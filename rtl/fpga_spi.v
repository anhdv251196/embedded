==> flow/design.v <==
`timescale 1ns / 1ps
module detect_falling_edge(
    input sys_clk,
    input d_i,
    output d_o
    );
    reg d_i_ff1;
	 reg d_i_ff2;
	 reg d_i_ff3;
    always @ (posedge sys_clk)
    begin
        d_i_ff1 <= d_i;
		  d_i_ff2 <= d_i_ff1;
		  d_i_ff3 <= d_i_ff2;
    end
    assign d_o = d_i_ff3 & (d_i_ff3 ^ d_i_ff2);
endmodule
`timescale 1ns / 1ps
module detect_rising_edge(
    input sys_clk,
    input d_i,
    output d_o
    );
    reg d_i_ff1;
	 reg d_i_ff2;
	 reg d_i_ff3;
    always @ (posedge sys_clk)
    begin
        d_i_ff1 <= d_i;
		  d_i_ff2 <= d_i_ff1;
		  d_i_ff3 <= d_i_ff2;
    end
    assign d_o = d_i_ff2 & (d_i_ff2 ^ d_i_ff3);
endmodule
`timescale 1ns / 1ps
module fpga_spi(
    input sys_clk,       
    input sys_rst,
    output reg [15:0] FPGA_VERION      = 16'h0001,          
    output reg [15:0] FPGA_COUNTBASE   = 16'h0001,          
    output reg [15:0] FPGA_STRBCOUNT   = 16'h0001,          
    output reg [15:0] FPGA_INTCLOCK    = 16'h0006,          
    output reg [15:0] FPGA_SSLOWDELAY  = 16'h0005,          
    output reg [15:0] FPGA_SSHIGHDELAY = 16'h0001,          
    output reg [15:0] FPGA_LAMPENABLE  = 16'h0000,          
    output reg [15:0] FPGA_OFFSETVALUE = 16'h0000,          
    output reg [15:0] FPGA_MAXSATVALUE = 16'h0001,          
    input fpga_clk,          
    input fpga_cs,           
    input fpga_mosi,         
    output reg fpga_miso     
    );
    localparam version = 1;
    reg [4:0] cnt_spi = 5'd0;
    reg wr_or_rd = 1'b0;
    reg Rx_Done = 1'b0;
    reg [7:0] fpga_addr = 8'h04; 
    wire fpga_clk_rise_edge;
    detect_rising_edge fpga_clk_rise_edge_instance 
    (.sys_clk(sys_clk),
     .d_i(fpga_clk),
     .d_o(fpga_clk_rise_edge)
     );
	 wire fpga_clk_fall_edge;
    detect_falling_edge fpga_clk_fall_edge_instance 
    (.sys_clk(sys_clk),
     .d_i(fpga_clk),
     .d_o(fpga_clk_fall_edge)
     );
    wire fpga_cs_rise_edge;
    detect_rising_edge fpga_cs_rise_edge_instance 
    (.sys_clk(sys_clk),
     .d_i(fpga_cs),
     .d_o(fpga_cs_rise_edge)
     );
    reg [23:0] receive_data;
    always @ (posedge sys_clk)
    begin
        if (fpga_cs_rise_edge || sys_rst)
        begin
            cnt_spi <= 5'd0;
            Rx_Done <= 1'b0;
        end
        else if (fpga_clk_rise_edge && ~fpga_cs) begin
            cnt_spi <= cnt_spi + 5'd1;
            receive_data <= {receive_data[22:0], fpga_mosi};
            if (cnt_spi == 5'd23) Rx_Done <= 1'b1;
        end
    end
    reg [16:0] transmit_data = 17'd0;
    always @ (posedge sys_clk)
    begin
        if (cnt_spi == 5'd8)
        begin
            case (fpga_addr)
                8'h04: transmit_data <= {FPGA_VERION, 1'b0};
                8'h08: transmit_data <= {FPGA_COUNTBASE, 1'b0};
                8'h0C: transmit_data <= {FPGA_STRBCOUNT, 1'b0};
                8'h18: transmit_data <= {FPGA_INTCLOCK, 1'b0};
                8'h38: transmit_data <= {FPGA_SSLOWDELAY, 1'b0};
                8'h3C: transmit_data <= {FPGA_SSHIGHDELAY, 1'b0};
                8'h40: transmit_data <= {FPGA_LAMPENABLE, 1'b0};
				8'h5C: transmit_data <= {FPGA_OFFSETVALUE, 1'b0};
				8'h68: transmit_data <= {FPGA_MAXSATVALUE, 1'b0};
                default: transmit_data <= {FPGA_VERION, 1'b0};
            endcase
        end
    end
    reg [4:0] cnt_shift_data = 5'd16;
    always @ (posedge sys_clk)
    begin
		if (fpga_cs_rise_edge || sys_rst)
        begin
            wr_or_rd <= 1'b0;
			fpga_addr <= 8'd0;
        end 
		else begin
			if (fpga_clk_fall_edge)
			begin
				if (cnt_spi == 5'd8) begin
					wr_or_rd <= receive_data[0];
					fpga_addr <= {receive_data[7:2], 2'b0};
				end
				if (cnt_spi >= 5'd8 && cnt_spi <= 5'd23)
				begin
					cnt_shift_data <= cnt_shift_data - 5'd1;
					fpga_miso <= transmit_data[cnt_shift_data];
				end
				else begin
					fpga_miso <= 1'b0;
					cnt_shift_data <= 5'd16;
				end
			end
		end
    end
    always @ (posedge sys_clk)
    begin
        if (sys_rst) begin
            FPGA_VERION <= version;
            FPGA_COUNTBASE <= 16'd48000;
            FPGA_STRBCOUNT <= 16'd4800;
            FPGA_INTCLOCK <= 16'd6;
            FPGA_SSLOWDELAY <= 16'h0005;
            FPGA_SSHIGHDELAY <= 16'h0001;
            FPGA_LAMPENABLE <= 16'h0000;
            FPGA_OFFSETVALUE <= 16'h0000;
            FPGA_MAXSATVALUE <= 16'h55F0;
        end
        else begin
            if (Rx_Done & wr_or_rd) begin
                case ({receive_data[23:18],2'b0})
                    8'h08: FPGA_COUNTBASE <= receive_data[15:0];
                    8'h0C: FPGA_STRBCOUNT <= receive_data[15:0];
                    8'h18: FPGA_INTCLOCK <= receive_data[15:0];
                    8'h38: FPGA_SSLOWDELAY <= receive_data[15:0];
                    8'h3C: FPGA_SSHIGHDELAY <= receive_data[15:0];
                    8'h40: FPGA_LAMPENABLE <= receive_data[15:0];
					8'h5C: FPGA_OFFSETVALUE <= receive_data[15:0];
					8'h68: FPGA_MAXSATVALUE <= receive_data[15:0];
                    default: FPGA_VERION <= version;
                endcase
            end 
        end
    end
endmodule
# == Tool chain data of fpga_spi ==
# Tool output for the design above, in the order of the flow.
# Lines are those of the file above, counted from 1.
# Operators carry their Yosys type and port widths (W data, S select, Z words).
# Library cell names are shortened.
# The mark - stands for no value.
# design
design,fpga_spi
clk_port,sys_clk
lib,sky130hd
corner,tt_025C_1v80

# == After elaboration ==
# Counts by Yosys on the flattened word-level netlist (proc, flatten, opt, wreduce; memories kept). Register bits leave out memories and registers merged into their read ports (data or address); mux counts leave out enables and synchronous resets folded into registers. Print and check cells are left out. Cells with the same type and inputs are merged into one.
# word_totals
rom_bits,0
ramBits,0
reg_bits,194
mem_count,0
output_inout_bits,145
inputBits,5
word_cells,69
latchBits,0
clocked_rd_ports_x_width,0
# op_classes
mul,0
n_addsub,2
mux,1
n_logic,8
shift,1
reduce_logical,15
n_eq,18
div_mod_pow,0
compare,2
# ops
cell,n
$pmux W17 S8,1
$eq A6 B5 Y1 const B,6
$reduce_and A2 Y1,12
$eq A6 B2 Y1 const B,4
$eq A6 B4 Y1 const B,4
$shiftx A17 B5 Y1,1
$eq A6 B3 Y1 const B,2
$add A5 B1 Y5 const B,1
$sub A5 B1 Y5 const B,1
$ge A5 B4 Y1 const B,1
$eq A5 B4 Y1 const B,1
$le A5 B5 Y1 const B,1
$eq A5 B5 Y1 const B,1
$and A1 B1 Y1,4
$xor A1 B1 Y1,2
$logic_and A1 B1 Y1,2
$not A1 Y1,2
$logic_or A1 B1 Y1,1

# == Longest topological paths ==
# Yosys ltp: most cells in a row. Word level: on the elaborated netlist, between registers, memories and ports. Mapped: between sequential cells and ports; inverters and the memories' decode and read muxes count.
# logic_depth
ltp_word,5
ABC_AREA,0
ltp_mapped,7
ltp_nobuf,6

# == After synthesis ==
# Yosys stat after the flow's synthesis: flattened, memories mapped to cells. It holds for the ABC_AREA given above (unset counts as 0); a run with the other value may have another netlist.
# by_type
type,n,area_total_um2
dfxtp_1,147,2.94E+03
edfxtp_1,46,1.38E+03
mux2i_1,104,1.04E+03
nor2_1,129,484.214
and3_1,48,300.288
clkbuf_1,49,183.926
nand2_1,49,183.926
a211o_1,20,175.168
a2111oi_0,16,140.134
buf_4,18,135.13
a222oi_1,11,110.106
nor2b_1,15,93.84
nand3_1,14,70.067
mux4_2,3,67.565
buf_2,12,60.058
nand3b_1,8,60.058
a21oi_1,11,55.053
nand4_1,8,50.048
# Not listed: further types 30, cells in them 70.
# synth_totals
flip_flops,193
mapped_cells,778
sequential_area_um2,4324.1
area_um2,8075.2
buf_cells,80
# The figures by module come from a second, unflattened synthesis with its own total; it is not the netlist above.
# unflattened
cells_unflattened,750
hier_area_um2,8089.0
# Rows give one instance, submodules left out.
# modules
mod,instances,area_um2,seq_area_um2,cells
fpga_spi,1,7867.5,4204.0,738
detect_rising_edge,2,73.8,60.1,4
detect_falling_edge,1,73.8,60.1,4

# == Worst setup path after synthesis ==
# OpenSTA on the mapped netlist: ideal clock, no wires. The path of least setup slack (recovery checks aside). Input and output delay are each 20% of the period. Register names are those of the netlist, which keeps one name where synthesis merged equal registers.
# synth_path
path_kind,register -> register
from,register cnt_spi[0]
to,register fpga_addr[2]
path_delay_ns,2.929
period_ns,2.84
required_time_ns,2.712
n_path_buf,1
launch_ns,0.000
t_arrival_ns,2.801
slack_ns,-0.089
driving_pins,8
setup_time_ns,0.128
synth_period_reached_ns,2.929
# "path_delay_ns" = arrival - input delay + setup time.
# "driving_pins": output pins that drive a net of the path, with the launching flip-flop's if there is one; two outputs of one cell count as two.
# "synth_period_reached_ns" = period - worst setup slack (recovery checks aside). The figure is calculated, with input and output delays left at 20% of the set period.
# Between the ends stands the longest chain of elaborated cells between them, by number of cells; it is not shown to be the way that was timed. Of several equally long chains one is given.
# Each line given opens the expression or statement behind the cell; cells for indexed reads and writes are added by Yosys, which also makes memories of some case tables.
# synth_via
cell_sequence,dfxtp_1 > inv_1 > ha_1 > nor4bb_1 > nand3b_1 > clkbuf_1 > mux2i_1 > nor2_1
elab_chain_len,2
cells_between,2
classes_between,1 x eq/ne; 1 x reduce/logical
# synth_rtl
item,line,source
"start, declared",54,reg [4:0] cnt_spi = 5'd0;
"start, assigned",81,cnt_spi <= 5'd0;
"start, assigned",85,cnt_spi <= cnt_spi + 5'd1;
$eq A5 B4 Y1,120,if (cnt_spi == 5'd8) begin
$reduce_and A2 Y1,-,
"end, assigned",115,fpga_addr <= 8'd0;
"end, assigned",122,"fpga_addr <= {receive_data[7:2], 2'b0};"
"end, declared",57,reg [7:0] fpga_addr = 8'h04;

# == Worst path after layout ==
# Path of least setup slack in the final report of record 1 (OpenROAD, finished layout, wires in). Where an end is a register, its clock arrival counts in the times.
# layout_path
path_kind,register -> register
from,register fpga_addr[3]
to,register transmit_data[8]
period_ns,2.01
slack_ns,-0.02
required_time_ns,2.16
launch_ns,0.43
t_arrival_ns,2.18
driving_pins,5
n_path_buf,0
setup_time_ns,0.27
# Between the ends stands the longest chain of elaborated cells between them, by number of cells; it is not shown to be the way that was timed. Of several equally long chains one is given.
# A register here has more assigning lines than the two given.
# layout_via
cell_sequence,dfxtp_4 > and4b_2 > and3b_2 > a2111oi_1 > nand4_1
elab_chain_len,2
cells_between,9
lines_between,1
classes_between,8 x eq/ne; 1 x mux
# layout_rtl
item,line,source
"start, declared",57,reg [7:0] fpga_addr = 8'h04;
"start, assigned",115,fpga_addr <= 8'd0;
"start, assigned",122,"fpga_addr <= {receive_data[7:2], 2'b0};"
$eq A6 B5 Y1,95,case (fpga_addr)
$pmux W17 S8,95,
"end, assigned",96,"8'h04: transmit_data <= {FPGA_VERION, 1'b0};"
"end, assigned",97,"8'h08: transmit_data <= {FPGA_COUNTBASE, 1'b0};"
"end, declared",90,reg [16:0] transmit_data = 17'd0;

# Below are 2 stored runs of the flow (Yosys, OpenROAD; platform sky130hd) on fpga_spi, each with its settings and what was measured, unordered. Constraints: input delay and output delay 20% of the set period each, output load 0.01 pF.
# "period_reached_ns": clock period set for the run, less the worst setup slack. It is reckoned from that one timing run; input and output delays stay at 20% of the period that was set.
# "worst_path_ns" = time allowed to the worst setup path (clock period - input delay - output delay, where it has them) - its slack; a late launch clock adds to it, a late capture clock takes from it.
# "totalPower_mw" rests on the timing tool's default activity at the inputs, not on a simulated workload.
# Among the settings, . means not set for that run.
name,record 1,record 2
period_ns,2.01,2.14
CORE_UTILIZATION,42,40
PLACE_DENSITY_LB_ADDON,0.29,.
CORE_ASPECT_RATIO,0.63,1.35
CORE_MARGIN,4,2
CELL_PAD_IN_SITES_DETAIL_PLACEMENT,0,.
GPL_ROUTABILITY_DRIVEN,1,.
CTS_CLUSTER_SIZE,23,.
MIN_ROUTING_LAYER,met1,.
CAP_MARGIN,20,5
SLEW_MARGIN,20,20
TNS_END_PERCENT,.,10
MAX_ROUTING_LAYER,.,met5
synthesis_area_um2,8075.2,8075.2
die_footprint_um2,21569.0,21352.9
stdcell_area_um2,10537.6,10426.2
finish.utilization_frac,0.57,0.524
final_setup_ws_ns,-0.018,0.033
total_negative_slack_ns,-0.020,0.000
holdWs_ns,0.332,0.327
totalPower_mw,7.514,7.139
period_reached_ns,2.028,2.107
worst_path_ns,2.03,2.11
worst_path_kind,register -> register,register -> register
