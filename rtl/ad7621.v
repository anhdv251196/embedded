==> flow/design.v <==
`timescale 1ns / 1ps
module ad7621(
    input sys_clk,
    input sys_rst,
    input [15:0] FPGA_OFFSETVALUE,
    input [15:0] FPGA_MAXSATVALUE,
    input ad7621_restart,
    input ad7621_start,
    input ad7621_busy,
    input [15:0] ad7621_di,
    output reg ad7621_convst,
    output wire [15:0] ad7621_fifo_do,
    output wire ad7621_flag_fifo_do
    );
    wire flag_falling_edge_busy;
    detect_falling_edge falling_edge_fifo_instant 
    (.sys_clk(sys_clk),
     .d_i(ad7621_busy),
     .d_o(flag_falling_edge_busy)
     );
    reg [15:0] cnt_rd_pixel = 16'd0;
    always @ (posedge sys_clk)
    begin
        if (sys_rst || ad7621_restart)
        begin
            cnt_rd_pixel <= 16'd0;
        end
        else begin
            if (ad7621_start) cnt_rd_pixel <= cnt_rd_pixel + 16'd1;
        end
    end
	reg [15:0] r_dat_temp = 16'd0;
	reg r_dat_valid_temp = 1'b0;
    always @ (posedge sys_clk)
    begin
        if (sys_rst || ad7621_restart)
        begin
            r_dat_temp <= 16'd0;
            r_dat_valid_temp <= 1'b0;
        end
        else begin
            if (flag_falling_edge_busy)
            begin
                if ( (cnt_rd_pixel >= 16'd34) && (cnt_rd_pixel <= 16'd2081) )
                begin
                    r_dat_temp <= ad7621_di - FPGA_OFFSETVALUE;
                    r_dat_valid_temp <= 1'b1;
                end
            end 
            else begin
                r_dat_valid_temp <= 1'b0;
            end
        end
    end
	divider #(.WIDTH(10), .FBITS(4)) div_instance 
	(
		.clk(sys_clk),
		.start(r_dat_valid_temp),
		.x(10'h3FF),
		.y(FPGA_MAXSATVALUE[15:6]),
		.w_data_i(r_dat_temp),
		.r_data_o(ad7621_fifo_do),
		.r_data_valid(ad7621_flag_fifo_do)
	);
		reg ad7621_start_ff1 = 1'b0;
		reg ad7621_start_ff2 = 1'b0; 
		always @ (posedge sys_clk)
		begin
			ad7621_start_ff1 <= ad7621_start;
			ad7621_start_ff2 <= ad7621_start_ff1;
		end
    always @ (posedge sys_clk)
    begin
        if (sys_rst || ad7621_restart)
        begin
            ad7621_convst <= 1'b1;
        end
        else begin
            if (ad7621_start) ad7621_convst <= 1'b0;
            if (ad7621_start_ff2) ad7621_convst <= 1'b1;
        end
    end
endmodule
`timescale 1ns / 1ps
module detect_falling_edge(
    input sys_clk,
    input d_i,
    output d_o
    );
    reg d_i_ff1;
	 reg d_i_ff2;
	 reg d_i_ff3;
    always @ (posedge sys_clk)
    begin
        d_i_ff1 <= d_i;
		  d_i_ff2 <= d_i_ff1;
		  d_i_ff3 <= d_i_ff2;
    end
    assign d_o = d_i_ff3 & (d_i_ff3 ^ d_i_ff2);
endmodule
`timescale 1ns / 1ps
module divider #(
    parameter WIDTH=10,   
    parameter FBITS=4    
    ) (
    input wire clk,
    input wire start,           
    output reg busy,            
    output reg valid,           
    output reg dbz,             
    output reg ovf,             
    input wire [WIDTH-1:0] x,   
    input wire [WIDTH-1:0] y,   
    output reg [WIDTH+16-1:0] q,   
    output reg [WIDTH-1:0] r,    
    input wire [15:0] w_data_i,
    output wire [15:0] r_data_o,
    output wire r_data_valid
    );
    localparam FBITSW = (FBITS) ? FBITS : 1;
    reg [WIDTH-1:0] y1;            
    reg [WIDTH-1:0] q1, q1_next;   
    reg [WIDTH:0] ac, ac_next;     
    localparam ITER = WIDTH+FBITS;   
    reg [8:0] i;      
    always @ (*)
    begin
        if (ac >= {1'b0,y1}) begin
            ac_next = ac - y1;
            {ac_next, q1_next} = {ac_next[WIDTH-1:0], q1, 1'b1};
        end else begin
            {ac_next, q1_next} = {ac, q1} << 1;
        end
    end
    always @(posedge clk) 
    begin
        if (start) begin
            valid <= 0;
            ovf <= 0;
            i <= 0;
            if (y == 0) begin   
                busy <= 0;
                dbz <= 1;
            end else begin
                busy <= 1;
                dbz <= 0;
                y1 <= y;
                {ac, q1} <= {{WIDTH{1'b0}}, x, 1'b0};
            end
        end else if (busy) begin
            if (i == ITER-1) begin   
                busy <= 0;
                valid <= 1;
                q <= q1_next * w_data_i;
                r <= ac_next[WIDTH:1];   
            end else if (i == WIDTH-1 && q1_next[WIDTH-1:WIDTH-FBITSW]) begin  
                busy <= 0;
                ovf <= 1;
                q <= 0;
                r <= 0;
            end else begin   
                i <= i + 1;
                ac <= ac_next;
                q1 <= q1_next;
            end
        end
    end
    reg valid_ff = 1'b0;
    always @ (posedge clk)
    begin
        valid_ff <= valid;
    end
    assign r_data_valid = valid & (valid ^ valid_ff);
    assign r_data_o = (q > 20'd1048575) ? 16'hFFFF : q[19:4];
endmodule
# Tool chain data of ad7621
# What the tools print for ad7621, step after step.
# Line numbers count from 1 in the design file above.
# Operators: Yosys type, input widths -> output width; for muxes data width and select width s.
# Library cell names are shortened.
setup:
  design: "ad7621"
  clock_port: "sys_clk"
  lib: "sky130hd"
  corner: "tt_025C_1v80"

# Word level
# Yosys after proc, flatten, opt, wreduce and memory -nomap, before mapping. Memory bits, and registers merged into a memory's read port (data or address), are not among the register bits. Print and check cells are not counted. Equal cells are merged and count once.
bits:
  register_bits: 108
  input_bits: 53
  out_inout_bits: 18
  elab_cells: 73
classes:
  add_sub_neg: 4
  mul: 1
  cmp: 4
  equal: 5
  mux: 19
  logic: 9
  reduce_and_logical: 14
ops:
  columns: ["op", "n"]
  rows:
  - ["$mul 10x16->26", 1]
  - ["$mux 11", 5]
  - ["$mux 26", 2]
  - ["$mux 10", 5]
  - ["$gt 26x20->1 const B", 1]
  - ["$mux 21", 1]
  - ["$eq 9x4->1 const B", 2]
  - ["$add 16x1->16 const B", 1]
  - ["$le 16x12->1 const B", 1]
  - ["$sub 16x16->16", 1]
  - ["$ge 16x6->1 const B", 1]
  - ["$mux 16", 1]
  - ["$ge 11x10->1", 1]
  - ["$sub 10x10->10", 1]
  - ["$logic_not 10->1", 1]
  - ["$add 9x1->9 const B", 1]
  - ["$ne 2x2->1 const B", 3]
  - ["$reduce_and 2->1", 3]
  - ["$reduce_and 3->1", 2]
  - ["$not 1->1", 5]
  - ["$mux 1", 5]
  - ["$logic_and 1x4->1", 1]
  - ["$reduce_bool 2->1", 2]
  - ["$reduce_or 2->1", 2]
  - ["$reduce_and 4->1", 1]
  - ["$and 1x1->1", 2]
  - ["$xor 1x1->1", 2]
  - ["$logic_and 1x1->1", 1]
  - ["$logic_or 1x1->1", 1]

# Depth
# Depth = most cells in a row (Yosys ltp): at word level without a register or memory, in the mapped netlist without a sequential cell, where the memories' decode and read muxes count.
logic_depth:
  ltp_word: 7
  ABC_AREA: 0
  depth_mapped: 20
  ltp_nobuf: 18

# Synthesis result
# Source: synth_stat.txt of the flow (Yosys; design flattened, memories mapped). It holds for the ABC_AREA given above (unset counts as 0); a run with the other value may have another netlist.
# The area totals of this step are shown rounded.
types:
  columns: ["cell", "n", "type_area_um2"]
  rows:
  - ["fa_1", 112, 2242.15]
  - ["edfxtp_1", 53, 1.59E+03]
  - ["ha_1", 92, 1.15E+03]
  - ["dfxtp_1", 51, 1.02E+03]
  - ["inv_1", 157, 589.315]
  - ["and2_1", 87, 544.272]
  - ["nand2_1", 130, 487.968]
  - ["a21oi_1", 59, 295.283]
  - ["nor2_1", 74, 277.766]
  - ["xor2_1", 28, 245.235]
  - ["xnor2_1", 21, 183.926]
  - ["or2_2", 29, 181.424]
  - ["clkbuf_1", 45, 168.912]
  - ["a21o_1", 22, 165.158]
  - ["o21ai_0", 24, 120.115]
  - ["nand4_1", 18, 112.608]
  - ["o21a_1", 15, 112.608]
  - ["nand3_1", 21, 105.101]
# Not listed: further types 50, cells in them 165.
mapped:
  cells: 1203
  area_um2: 10850
  sequential_area_um2: 2613
  flip_flops: 104
  buffers: 52
# The figures by module come from a second, unflattened synthesis with its own total; it is not the netlist above.
unflattened:
  cells_unflattened: 1203
  area_unflattened_um2: 11190
# Rows give one instance, submodules left out.
by_module:
  columns: ["mod", "n_inst", "n_cells", "mod_area_um2", "mod_seq_area_um2"]
  rows:
  - ["divider", 1, 929, 8941, 2302]
  - ["ad7621", 1, 270, 2176, 720.7]
  - ["detect_falling_edge", 1, 4, 73.8, 60.1]

# Timing after synthesis
# Path of least setup slack by OpenSTA after synthesis, without wires, with an ideal clock, recovery checks aside; 20% of the period is set as input and as output delay. Where synthesis merged equal registers, the netlist keeps one of their names.
synth_path:
  path_kind: "register to register"
  start: "register div_instance.q1[2]"
  end: "register div_instance.q[22]"
  tclk_ns: 8.0
  setup_time_ns: 0.260
  launch_ns: 0.000
  arrival_time_ns: 5.187
  required_ns: 7.740
  path_slack_ns: 2.553
  delay_ns: 5.447
  stages: 20
  path_buffers: 3
  period_less_setup_slack_ns: 5.447
# "delay_ns" is the arrival time less input delay plus setup time.
# "stages" counts driving pins, that of a launching flip-flop among them; a cell with two outputs on the path counts twice.
# "period_less_setup_slack_ns" is the clock period less the worst setup slack; recovery checks do not enter. This is arithmetic on one report: input and output delays are still those of the set period (20% each).
# Between the ends stands the longest chain of elaborated cells between them, by number of cells; it is not shown to be the way that was timed. Of several equally long chains one is given.
# A line is the first line of the expression or statement that the cell stems from. Yosys adds cells for indexed reads and writes and turns some case tables into memories.
synth_between:
  cell_sequence: "edfxtp_1 clkbuf_1 clkbuf_1 nand2_1 fa_1 inv_1 fa_1 fa_1 fa_1 inv_1 fa_1 inv_1 ha_1 buf_2 a21o_1 a21o_1 a221o_1 a311oi_1 nand3b_1 nor3b_1"
  elab_chain_cells: 3
  cells_between: 3
  lines_between: 3
  classes_between: "1 x mul; 2 x mux"
synth_lines:
  columns: ["element", "line", "source"]
  rows:
  - ["start, declared", 122, "reg [WIDTH-1:0] q1, q1_next;"]
  - ["start, assigned", 164, "q1 <= q1_next;"]
  - ["$mux 21", 128, "if (ac >= {1'b0,y1}) begin"]
  - ["$mul 10x16->26", 154, "q <= q1_next * w_data_i;"]
  - ["$mux 26", 151, "if (i == ITER-1) begin"]
  - ["end, assigned", 154, null]
  - ["end, assigned", 159, "q <= 0;"]
  - ["end, declared", 114, "output reg [WIDTH+16-1:0] q,"]

# Path in the finished layout
# From the final timing report of run 1: the path of least setup slack in the routed layout; clock arrival at registers is part of the times.
layout_path:
  path_kind: "register to register"
  start: "register div_instance.q1[8]"
  end: "register div_instance.q[20]"
  tclk_ns: 6.16
  setup_time_ns: 0.27
  launch_ns: 0.38
  arrival_time_ns: 5.98
  required_ns: 6.26
  path_slack_ns: 0.28
  stages: 18
  path_buffers: 1
# Between the ends stands the longest chain of elaborated cells between them, by number of cells; it is not shown to be the way that was timed. Of several equally long chains one is given.
# The path ends at the data pin of a flip-flop with enable; ways to the enable are not counted.
layout_between:
  cell_sequence: "edfxtp_1 clkbuf_2 nand2_1 fa_1 fa_1 inv_1 fa_1 fa_1 inv_1 fa_1 inv_1 ha_1 a21oi_1 o21ai_0 nand4_1 a31oi_1 o21a_1 nor3_1"
  elab_chain_cells: 4
  cells_between: 5
  lines_between: 4
  classes_between: "1 x mul; 3 x mux; 1 x reduce/logical"
layout_lines:
  columns: ["element", "line", "source"]
  rows:
  - ["start, declared", 122, "reg [WIDTH-1:0] q1, q1_next;"]
  - ["start, assigned", 164, "q1 <= q1_next;"]
  - ["$mux 21", 128, "if (ac >= {1'b0,y1}) begin"]
  - ["$logic_and 1x4->1", 156, "end else if (i == WIDTH-1 && q1_next[WIDTH-1:WIDTH-FBITSW]) begin"]
  - ["$mux 26", 156, null]
  - ["$mux 26", 151, "if (i == ITER-1) begin"]
  - ["end, assigned", 154, "q <= q1_next * w_data_i;"]
  - ["end, assigned", 159, "q <= 0;"]
  - ["end, declared", 114, "output reg [WIDTH+16-1:0] q,"]

==> runs of ad7621 <==
Settings and measured results of 2 stored flow runs for module ad7621 (sky130hd), not sorted in any way. The constraints put input and output delay at 20% of the set period each and load the outputs with 0.01 pF.
The measured numbers are rounded.

--- run 1 ---
==> flow/run.sh <==
#!/bin/bash
# the make line also repeats the synthesis and layout settings of config.mk as NAME=value (left out here)
make -C /OpenROAD-flow-scripts/flow DESIGN_CONFIG=/design/flow/config.mk WORK_HOME=/design/flow/orfs CLKGATE_MAP_FILE= finish
==> flow/config.mk <==
export PLATFORM = sky130hd
export DESIGN_NAME = ad7621
export DESIGN_NICKNAME = ad7621
export VERILOG_FILES = /design/flow/design.v
export SDC_FILE = /design/flow/constraint.sdc
export NUM_CORES = 4
export LEC_CHECK = 0
export ABC_AREA = 0
export CAP_MARGIN = 20
export CELL_PAD_IN_SITES_GLOBAL_PLACEMENT = 0
export CORE_ASPECT_RATIO = 0.64
export CORE_MARGIN = 5
export CORE_UTILIZATION = 31
export CTS_CLUSTER_DIAMETER = 29
export GPL_TIMING_DRIVEN = 0
export MIN_ROUTING_LAYER = met1
export PLACE_DENSITY_LB_ADDON = 0.16
export SLEW_MARGIN = 20
==> flow/constraint.sdc <==
create_clock -name core_clock -period 6.16 [get_ports {sys_clk}]
set_input_delay 1.2320 -clock core_clock [delete_from_list [all_inputs] [get_ports {sys_clk}]]
set_output_delay 1.2320 -clock core_clock [all_outputs]
set_load 0.01 [all_outputs]

==> results, as YAML <==
results:
  worstSetupSlack_ns: 0.278
  util_pct: 36.1
  yosys.chip_area_um2: 10850
  fin_tns_ns: 0.000
  final_cell_area_um2: 12380
  die_footprint_um2: 38930

--- run 2 ---
==> flow/run.sh <==
#!/bin/bash
# the make line also repeats the synthesis and layout settings of config.mk as NAME=value (left out here)
make -C /OpenROAD-flow-scripts/flow DESIGN_CONFIG=/design/flow/config.mk WORK_HOME=/design/flow/orfs CLKGATE_MAP_FILE= finish
==> flow/config.mk <==
export PLATFORM = sky130hd
export DESIGN_NAME = ad7621
export DESIGN_NICKNAME = ad7621
export VERILOG_FILES = /design/flow/design.v
export SDC_FILE = /design/flow/constraint.sdc
export NUM_CORES = 4
export LEC_CHECK = 0
export CAP_MARGIN = 20
export CELL_PAD_IN_SITES_GLOBAL_PLACEMENT = 3
export CORE_ASPECT_RATIO = 0.69
export CORE_MARGIN = 7
export CORE_UTILIZATION = 66
export CTS_CLUSTER_DIAMETER = 252
export GPL_ROUTABILITY_DRIVEN = 1
export HOLD_SLACK_MARGIN = 0.2
export MIN_ROUTING_LAYER = met1
export PLACE_DENSITY = 0.77
export SETUP_SLACK_MARGIN = -0.38
export SLEW_MARGIN = 5
export TNS_END_PERCENT = 60
==> flow/constraint.sdc <==
create_clock -name core_clock -period 8.05 [get_ports {sys_clk}]
set_input_delay 1.6100 -clock core_clock [delete_from_list [all_inputs] [get_ports {sys_clk}]]
set_output_delay 1.6100 -clock core_clock [all_outputs]
set_load 0.01 [all_outputs]

==> results, as YAML <==
outcome: "did not finish, placement stopped with GPL-0301"
