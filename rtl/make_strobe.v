==> flow/design.v <==
`timescale 1ns / 1ps
module make_strobe(
	 input sys_clk,
	 input sys_rst,
	 input flag_en_single_strobe,
	 input [15:0] FPGA_COUNTBASE,
	 input [15:0] FPGA_STRBCOUNT,
	 input [15:0] FPGA_SSLOWDELAY,
	 input [15:0] FPGA_SSHIGHDELAY,
	 input [15:0] FPGA_LAMPENABLE,
	 output reg single_strobe = 1'b1,
	 output reg cont_strobe = 1'b0
    );
	 reg flag_start_single_strobe = 1'b0;
	 reg flag_end_single_strobe = 1'b0;
	 reg [15:0] cnt_mk_strobe = 16'd0;
	 reg [5:0] cnt_mk_2MHz = 6'd0;
	 always @ (posedge sys_clk)
	 begin
		if (sys_rst | (FPGA_LAMPENABLE[0] == 1'b0) | flag_end_single_strobe)
		begin
			single_strobe <= 1'b1;
			cnt_mk_2MHz <= 6'd0;
			cnt_mk_strobe <= 16'd0;
			flag_start_single_strobe <= 1'b0;
			flag_end_single_strobe <= 1'b0;
		end
		else begin
			if (cnt_mk_strobe == FPGA_SSHIGHDELAY) single_strobe <= 1'b0;
			if (cnt_mk_strobe == FPGA_SSLOWDELAY) 
			begin
				single_strobe <= 1'b1;
				flag_end_single_strobe <= 1'b1;
			end
			if (flag_en_single_strobe) flag_start_single_strobe <= 1'b1;
			if (flag_start_single_strobe)
			begin
				if (cnt_mk_2MHz == 6'd23)
				begin
					cnt_mk_strobe <= cnt_mk_strobe + 1'b1;
					cnt_mk_2MHz <= 6'd0;
				end else begin
					cnt_mk_2MHz <= cnt_mk_2MHz + 6'd1;
				end
			end else begin
				cnt_mk_2MHz <= 6'd0;
				cnt_mk_strobe <= 16'd0;
			end
		end
	 end
	 reg [15:0] prev_countbase = 16'd0;
	 reg [15:0] prev_strbcount = 16'd0;
	 wire flag_change_params;
	 always @ (posedge sys_clk)
	 begin
		prev_countbase <= FPGA_COUNTBASE;
		prev_strbcount <= FPGA_STRBCOUNT;
	 end
	 assign flag_change_params = (prev_countbase != FPGA_COUNTBASE) | (prev_strbcount != FPGA_STRBCOUNT);
	 reg [27:0] r_cnt_cont_strobe = 28'd0;
	 always @ (posedge sys_clk)
	 begin
		if (sys_rst | (FPGA_LAMPENABLE[0] == 1'b0) | flag_change_params)
		begin
			r_cnt_cont_strobe <= 28'd0;
			cont_strobe <= 1'b1;
		end else begin
			if ( r_cnt_cont_strobe == ( (FPGA_COUNTBASE[15:1] * (FPGA_STRBCOUNT + 1)) - 1) )
			begin
				r_cnt_cont_strobe <= 28'd0;
				cont_strobe <= ~cont_strobe;
			end else begin
				r_cnt_cont_strobe <= r_cnt_cont_strobe + 28'd1;
			end
		end
	 end
endmodule
# --- From RTL to reports: make_strobe ---
# The steps from the RTL of make_strobe to its reports follow in flow order.
# Lines are those of the file above, counted from 1.
# Cell names lack the library's common part.
inputs:
  design: "make_strobe"
  clk_port: "sys_clk"
  cell_library: "sky130hd"
  lib_corner: "tt_025C_1v80"

# --- Word level ---
# Yosys after proc, flatten, opt, wreduce and memory -nomap, before mapping. Enables and synchronous resets that opt folds into registers are not counted as muxes. Memory bits, and registers merged into a memory's read port (data or address), are not among the register bits. Print and check cells are not counted. Equal cells are merged and count once.
bits:
  inputBits: 83
  regBits: 86
  word_cells: 32
  output_inout_bits: 2
op_classes:
  eq_ne: 6
  bitwise: 7
  n_mul: 1
  n_addsub: 5
  reduce_and_logical: 4
ops:
  columns: ["cell", "n"]
  rows:
  - ["15-bit by 17-bit multiplier with 32-bit output", 1]
  - ["16-bit equality test", 2]
  - ["16-bit != test", 2]
  - ["28-bit by 32-bit equality test with 1-bit output", 1]
  - ["32-bit by 1-bit subtractor with 32-bit output with constant B", 1]
  - ["28-bit by 1-bit adder with 28-bit output with constant B", 1]
  - ["16-bit by 1-bit adder with 17-bit output with constant B", 1]
  - ["16-bit by 1-bit adder with 16-bit output with constant B", 1]
  - ["2-bit OR reduction", 3]
  - ["6-bit by 1-bit adder with 6-bit output with constant B", 1]
  - ["6-bit by 5-bit equality test with 1-bit output with constant B", 1]
  - ["1-bit OR", 4]
  - ["1-bit NOT", 3]
  - ["3-bit OR reduction", 1]

# --- Logic depth ---
# Longest topological path by Yosys (ltp), each cell counted once; first at word level (registers and memories cut), then after technology mapping (sequential cells cut; the memories' decode and read muxes count).
depth:
  depth_word: 5
  abc_area: 0
  depth_mapped: 33
  ltp_nobuf: 29

# --- Mapped cells and area ---
# Yosys stat after the flow's synthesis: flattened, memories mapped to cells. It holds for the ABC_AREA given above (unset counts as 0); a run with the other value may have another netlist.
mapped:
  ff_cells: 86
  n_buf: 75
  synth_area_um2: 13002.5
  cells: 1488
by_type:
  columns: ["type", "n", "type_area_um2"]
  rows:
  - ["fa_1", 205, 4.1E+03]
  - ["dfxtp_1", 86, 1.72E+03]
  - ["ha_1", 108, 1.35E+03]
  - ["nand2_1", 245, 919.632]
  - ["xor2_1", 88, 770.739]
  - ["inv_1", 194, 728.198]
  - ["xnor2_1", 79, 691.914]
  - ["and2_1", 57, 356.592]
  - ["nor2_1", 84, 315.302]
  - ["clkbuf_1", 58, 217.709]
  - ["nand3_1", 41, 205.197]
  - ["nand4_1", 27, 168.912]
  - ["a21oi_1", 30, 150.144]
  - ["and3_1", 18, 112.608]
  - ["o21ai_0", 20, 100.096]
  - ["nor4_1", 13, 81.328]
  - ["buf_2", 14, 70.067]
  - ["nor2b_1", 11, 68.816]
# Other cell types: 43; their cells: 110.

# --- Path before layout ---
# OpenSTA on the mapped netlist: ideal clock, no wires. The path of least setup slack (recovery checks aside). Input and output delay are each 20% of the period. Register names are those of the netlist, which keeps one name where synthesis merged equal registers.
synth_timing:
  path_type: "input -> register"
  startpoint: "input port FPGA_STRBCOUNT[0]"
  endpoint: "register r_cnt_cont_strobe[20]"
  in_delay_ns: 2.900
  t_first_pin_ns: 2.900
  clock_period_ns: 14.5
  setup_slack_ns: 4.101
  driving_pins: 31
  n_path_buf: 4
  t_arrival_ns: 10.284
  path_delay_ns: 7.499
  synth_period_reached_ns: 10.399
# "path_delay_ns" is the arrival time less input delay plus setup time.
# "driving_pins" counts driving pins, that of a launching flip-flop among them; a cell with two outputs on the path counts twice.
# "synth_period_reached_ns" is the clock period less the worst setup slack; recovery checks do not enter. This is arithmetic on one report: input and output delays are still those of the set period (20% each).
# Between the ends stands the longest chain of elaborated cells between them, by number of cells; it is not shown to be the way that was timed. Of several equally long chains one is given.
# Each line given opens the expression or statement behind the cell; cells for indexed reads and writes are added by Yosys, which also makes memories of some case tables.
# At most two assigning lines are given for a register; there are more.
synth_via:
  path_cell_list: "buf_2 -> and3_1 -> nand3_1 -> nor2_1 -> and3_1 -> nand3_1 -> xnor2_1 -> clkbuf_1 -> nand2_1 -> fa_1 -> inv_1 -> fa_1 -> inv_1 -> fa_1 -> fa_1 -> fa_1 -> fa_1 -> inv_1 -> ha_1 -> a21oi_1 -> o21ai_1 -> a22oi_1 -> nand4_1 -> nor4_1 -> nand4_1 -> or4_1 -> nor4_2 -> nand2b_1 -> buf_4 -> buf_6 -> nor2_1"
  elab_chain_len: 5
synth_lines:
  columns: ["item", "line_no", "text"]
  rows:
  - ["start, declared", 7, "input [15:0] FPGA_STRBCOUNT,"]
  - ["16-bit by 1-bit adder with 17-bit output", 68, "if ( r_cnt_cont_strobe == ( (FPGA_COUNTBASE[15:1] * (FPGA_STRBCOUNT + 1)) - 1) )"]
  - ["15-bit by 17-bit multiplier with 32-bit output", 68, null]
  - ["32-bit by 1-bit subtractor with 32-bit output", 68, null]
  - ["28-bit by 32-bit equality test with 1-bit output", 68, null]
  - ["2-bit OR reduction", null, null]
  - ["end, assigned", 70, "r_cnt_cont_strobe <= 28'd0;"]
  - ["end, assigned", 73, "r_cnt_cont_strobe <= r_cnt_cont_strobe + 28'd1;"]
  - ["end, declared", 60, "reg [27:0] r_cnt_cont_strobe = 28'd0;"]

# --- Worst path after layout ---
# From the final timing report of record 1: the path of least setup slack in the routed layout; clock arrival at registers is part of the times.
layout_timing:
  path_type: "input -> register"
  startpoint: "input port FPGA_STRBCOUNT[1]"
  endpoint: "register r_cnt_cont_strobe[10]"
  clock_period_ns: 11.1
  in_delay_ns: 2.22
  setup_slack_ns: 0.70
  t_first_pin_ns: 2.22
  n_path_buf: 4
  t_arrival_ns: 10.63
  driving_pins: 31
# Between the ends stands the longest chain of elaborated cells between them, by number of cells; it is not shown to be the way that was timed. Of several equally long chains one is given.
# At most two assigning lines are given for a register; there are more.
layout_via:
  path_cell_list: "clkdlybuf4s50_1 -> ha_1 -> nand3_1 -> nor2_1 -> and3_1 -> nand3_1 -> nor2_1 -> xor2_1 -> buf_4 -> buf_4 -> and2_1 -> fa_1 -> inv_1 -> fa_1 -> fa_1 -> fa_1 -> fa_1 -> inv_1 -> ha_1 -> ha_1 -> a21oi_1 -> o21ai_0 -> a21o_1 -> o211ai_1 -> nor4_1 -> nand4_1 -> or4_1 -> nor4_2 -> nand2b_1 -> buf_4 -> nor2_1"
  elab_chain_len: 5
layout_lines:
  columns: ["item", "line_no", "text"]
  rows:
  - ["start, declared", 7, "input [15:0] FPGA_STRBCOUNT,"]
  - ["16-bit by 1-bit adder with 17-bit output", 68, "if ( r_cnt_cont_strobe == ( (FPGA_COUNTBASE[15:1] * (FPGA_STRBCOUNT + 1)) - 1) )"]
  - ["15-bit by 17-bit multiplier with 32-bit output", 68, null]
  - ["32-bit by 1-bit subtractor with 32-bit output", 68, null]
  - ["28-bit by 32-bit equality test with 1-bit output", 68, null]
  - ["2-bit OR reduction", null, null]
  - ["end, assigned", 70, "r_cnt_cont_strobe <= 28'd0;"]
  - ["end, assigned", 73, "r_cnt_cont_strobe <= r_cnt_cont_strobe + 28'd1;"]
  - ["end, declared", 60, "reg [27:0] r_cnt_cont_strobe = 28'd0;"]

Subject: make_strobe on sky130hd, stored results

Hello all,

make_strobe through Yosys and OpenROAD on sky130hd: 2 stored runs, unordered, with their settings and measured results. The constraints put input and output delay at 20% of the set period each and load the outputs with 0.01 pF.
"achieved_period_ns" = clock period - worst setup slack. The figure is calculated, with input and output delays left at 20% of the set period.
"timing.worst_path_ns" is the time allowed to the run's worst setup path (the clock period less input and output delay, where it has them) less its slack. Clock arrival times count: a late capture clock shortens it, a late launch clock lengthens it.

--- record 1 ---
==> flow/run.sh <==
#!/bin/bash
# the make line also repeats the synthesis and layout settings of config.mk as NAME=value (left out here)
make -C /OpenROAD-flow-scripts/flow DESIGN_CONFIG=/design/flow/config.mk WORK_HOME=/design/flow/orfs CLKGATE_MAP_FILE= finish
==> flow/config.mk <==
export PLATFORM = sky130hd
export DESIGN_NAME = make_strobe
export DESIGN_NICKNAME = make_strobe
export VERILOG_FILES = /design/flow/design.v
export SDC_FILE = /design/flow/constraint.sdc
export NUM_CORES = 4
export LEC_CHECK = 0
export CAP_MARGIN = 20
export CORE_MARGIN = 2
export CORE_UTILIZATION = 18
export SLEW_MARGIN = 20
==> flow/constraint.sdc <==
create_clock -name core_clock -period 11.1 [get_ports {sys_clk}]
set_input_delay 2.2200 -clock core_clock [delete_from_list [all_inputs] [get_ports {sys_clk}]]
set_output_delay 2.2200 -clock core_clock [all_outputs]
set_load 0.01 [all_outputs]

==> results, as YAML <==
results:
  ws_hold_ns: 0.421
  die_area_um2: 74400.7
  achieved_period_ns: 10.398
  setup_ws_ns: 0.702
  tns_ns: 0.000
  synth_area_um2: 13002.5
  fin_util_frac: 0.213
  final_cell_area_um2: 15210.8
  timing.worst_path_ns: 8.18
  critical_path_type: "input -> register"

--- record 2 ---
==> flow/run.sh <==
#!/bin/bash
# the make line also repeats the synthesis and layout settings of config.mk as NAME=value (left out here)
make -C /OpenROAD-flow-scripts/flow DESIGN_CONFIG=/design/flow/config.mk WORK_HOME=/design/flow/orfs CLKGATE_MAP_FILE= finish
==> flow/config.mk <==
export PLATFORM = sky130hd
export DESIGN_NAME = make_strobe
export DESIGN_NICKNAME = make_strobe
export VERILOG_FILES = /design/flow/design.v
export SDC_FILE = /design/flow/constraint.sdc
export NUM_CORES = 4
export LEC_CHECK = 0
export ABC_AREA = 0
export CAP_MARGIN = 20
export CELL_PAD_IN_SITES_DETAIL_PLACEMENT = 2
export CORE_MARGIN = 9
export CORE_UTILIZATION = 66
export MIN_ROUTING_LAYER = met1
export PLACE_DENSITY_LB_ADDON = 0.03
export SETUP_SLACK_MARGIN = 0.45
export SLEW_MARGIN = 20
==> flow/constraint.sdc <==
create_clock -name core_clock -period 7.02 [get_ports {sys_clk}]
set_input_delay 1.4040 -clock core_clock [delete_from_list [all_inputs] [get_ports {sys_clk}]]
set_output_delay 1.4040 -clock core_clock [all_outputs]
set_load 0.01 [all_outputs]

==> results, as YAML <==
outcome: "no results, placement failed with a tool error"

Thanks
